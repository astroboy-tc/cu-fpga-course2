==> flow/design.v <==
module FIFO8x9(
  input clk, rst,
  input RdPtrClr, WrPtrClr, 
  input RdInc, WrInc,
  input [8:0] DataIn,
  output [8:0] DataOut,
  input rden, wren
	);
	reg [8:0] fifo_array[7:0];
	reg [7:0] wrptr, rdptr;
	wire [7:0] wr_cnt, rd_cnt;
reg[8:0]mem1; 
always@(posedge clk) 
begin 
if(rst) 
mem1 <=9'b000000000; 
if(RdPtrClr) 
rdptr <=0; 
if(WrPtrClr) 
wrptr<=0; 
if(wren) 
begin 
fifo_array[wrptr] <=DataIn; 
wrptr=wrptr+WrInc; 
end 
if(rden) 
begin 
mem1 <=fifo_array[rdptr]; 
rdptr <=rdptr +RdInc; 
end 
else 
mem1 <=9'bzzzzzzzzz; 
end 
assign DataOut= mem1; 
assign wr_cnt= wrptr; 
assign rd_cnt= rdptr; 
endmodule
# Reports on FIFO8x9
# Tool output for the design above, in the order of the flow.
# Line numbers count from 1 in the design file above.
# Operators: Yosys type, input widths -> output width; for muxes data width and select width s.
# Library cell names are shortened.
# Not given: n/a
[design] design="FIFO8x9" clk_port="clk" cell_library="sky130hd" pvt_corner="tt_025C_1v80"

# Word-level counts
# Yosys after proc, flatten, opt, wreduce and memory -nomap, before mapping. Print and check cells are not counted. Equal cells are merged and count once.
# Yosys's memory passes give these memory sizes; they may raise the number of words (mostly to a power of two), join words into wider ones and drop unused or constant bits.
[bits] register_bits=25 latch_bits=0 mem_bits_rw=72 romBits=0 clocked_rd_ports_x_width=9 mem_count=1 elab_cells=14
[classes] add_sub_neg=2 multipliers=0 n_div=0 n_cmp=0 equal=0 shift=0 n_mux=7 bitwise=0 reduce_and_logical=1
[memory_table] memory="fifo_array" size=8 width=9 read_ports=1 wr=1 line=9 source="reg [8:0] fifo_array[7:0];"
[ops] operator="$mux 9" count=2
[ops] operator="$add 8x1->8" count=2
[ops] operator="$mux 8" count=2
[ops] operator="$mux 3" count=2
[ops] operator="$reduce_bool 2->1" count=1
[ops] operator="$mux 1" count=1

# Logic depth
# Yosys ltp: most cells in a row. Word level: on the elaborated netlist, between registers, memories and ports. Mapped: between sequential cells and ports; inverters and the memories' decode and read muxes count.
[logic_depth] ltp_word=3 ABC_AREA=0 mapped_depth=4

# Netlist
# Source: synth_stat.txt of the flow (Yosys; design flattened, memories mapped). It holds for the ABC_AREA given above (unset counts as 0); a run with the other value may have another netlist.
[synth_totals] cell_count=149 mapped_area_mm2=0.003377 sequential_area_mm2=0.0025825 ffs=90 buffers=5
[by_type] cell_type="edfxtp_1" count=78 type_area_um2=2.34E+03
[by_type] cell_type="mux4_1" count=18 type_area_um2=472.954
[by_type] cell_type="dfxtp_1" count=12 type_area_um2=240.23
[by_type] cell_type="mux2_2" count=9 type_area_um2=101.347
[by_type] cell_type="ha_1" count=4 type_area_um2=50.048
[by_type] cell_type="nor2_1" count=7 type_area_um2=26.275
[by_type] cell_type="buf_12" count=1 type_area_um2=20.019
[by_type] cell_type="and2_1" count=3 type_area_um2=18.768
[by_type] cell_type="nand2b_1" count=3 type_area_um2=18.768
[by_type] cell_type="xor2_1" count=2 type_area_um2=17.517
[by_type] cell_type="a21o_1" count=2 type_area_um2=15.014
[by_type] cell_type="buf_6" count=1 type_area_um2=11.261
[by_type] cell_type="nor3_1" count=2 type_area_um2=10.01
[by_type] cell_type="a22o_1" count=1 type_area_um2=8.758
[by_type] cell_type="nand2_1" count=2 type_area_um2=7.507
[by_type] cell_type="buf_2" count=1 type_area_um2=5.005
[by_type] cell_type="buf_1" count=1 type_area_um2=3.754
[by_type] cell_type="clkbuf_1" count=1 type_area_um2=3.754
[by_type] cell_type="inv_1" count=1 type_area_um2=3.754

# Worst setup path after synthesis
# OpenSTA on the mapped netlist: ideal clock, no wires. The path of least setup slack (recovery checks aside). Input and output delay are each 20% of the period. Register names are those of the netlist, which keeps one name where synthesis merged equal registers.
[synth_timing] kind="reg-to-reg" startpoint="register wrptr[1]" endpoint="memory fifo_array[0][0]" tclk_ns=1.52 setup_time_ns=0.387 t_first_pin_ns=0.000 t_arrival_ns=1.251 t_required_ns=1.133 setup_slack_ns=-0.117 delay_ns=1.638 stages=3 period_less_setup_slack_ns=1.637
# "delay_ns" is the arrival time less input delay plus setup time.
# "stages": output pins that drive a net of the path, with the launching flip-flop's if there is one; two outputs of one cell count as two.
# "period_less_setup_slack_ns" = period - worst setup slack (recovery checks aside). The figure is calculated, with input and output delays left at 20% of the set period.
# The rows between start and end are the longest chain of elaborated cells between them; the timing report does not say that the signal goes this way. Where chains are equally long, one stands for them.
# Each line given opens the expression or statement behind the cell; cells for indexed reads and writes are added by Yosys, which also makes memories of some case tables.
[synth_between] cell_sequence="edfxtp_1 -> nand2b_1 -> nor3_1" elab_chain_cells=1
[synth_rtl] element="start, declared" line=10 source="reg [7:0] wrptr, rdptr;"
[synth_rtl] element="start, assigned" line=20 source="wrptr<=0;"
[synth_rtl] element="start, assigned" line=24 source="wrptr=wrptr+WrInc;"
[synth_rtl] element="$mux 3" line=21 source="if(wren)"
[synth_rtl] element="end, declared" line=9 source="reg [8:0] fifo_array[7:0];"

# Timing after layout
# Path of least setup slack in the final report of flow run 1 (OpenROAD, finished layout, wires in). Where an end is a register, its clock arrival counts in the times.
[layout_timing] kind="reg-to-output" startpoint="register mem1[1]" endpoint="output DataOut[1]" tclk_ns=1.89 output_delay_ns=0.38 t_first_pin_ns=0.34 t_arrival_ns=1.18 t_required_ns=1.51 setup_slack_ns=0.33 stages=2
# At most two assigning lines are given for a register; there are more.
[layout_between] cell_sequence="dfxtp_1 -> clkdlybuf4s50_1" elab_chain_cells=0
[layout_rtl] element="start, declared" line=12 source="reg[8:0]mem1;"
[layout_rtl] element="start, assigned" line=16 source="mem1 <=9'b000000000;"
[layout_rtl] element="start, assigned" line=28 source="mem1 <=fifo_array[rdptr];"
[layout_rtl] element="end, declared" line=6 source="output [8:0] DataOut,"

# 2 stored runs of FIFO8x9 in the flow (synthesis by Yosys, layout by OpenROAD, sky130hd cells), in arbitrary order. Constraints: input delay and output delay 20% of the set period each, output load 0.01 pF.
# "achieved_period_ns" is the run's clock period less its worst setup slack. It is reckoned from that one timing run; input and output delays stay at 20% of the period that was set.
# "worst_path_time_ns" is the time allowed to the run's worst setup path (the clock period less input and output delay, where it has them) less its slack. Clock arrival times count: a late capture clock shortens it, a late launch clock lengthens it.
run="flow run 1" settings period_ns=1.89 CORE_UTILIZATION=20 CAP_MARGIN=20 CORE_MARGIN=2 SLEW_MARGIN=20
run="flow run 1" results ys_area_mm2=0.003377 die_area_mm2=0.0179399 cell_area_final_mm2=0.0042616 finalUtil_pct=25.8 worstSetupSlack_ns=0.332 tns_setup_ns=0.000 achieved_period_ns=1.558 worst_path_time_ns=1.18 worst_setup_path_type="reg-to-output"
run="flow run 2" settings period_ns=1.42 CORE_UTILIZATION=68 SETUP_SLACK_MARGIN=0.25 PLACE_DENSITY_LB_ADDON=0.12 CORE_MARGIN=6 TNS_END_PERCENT=45 CTS_CLUSTER_SIZE=94 MAX_ROUTING_LAYER="met4" CAP_MARGIN=20 SLEW_MARGIN=20
run="flow run 2" results ys_area_mm2=0.003377 die_area_mm2=0.0068013 cell_area_final_mm2=0.0043504 finalUtil_pct=91.5 worstSetupSlack_ns=-0.106 tns_setup_ns=-0.663 achieved_period_ns=1.526 worst_path_time_ns=1.53 worst_setup_path_type="reg-to-reg"
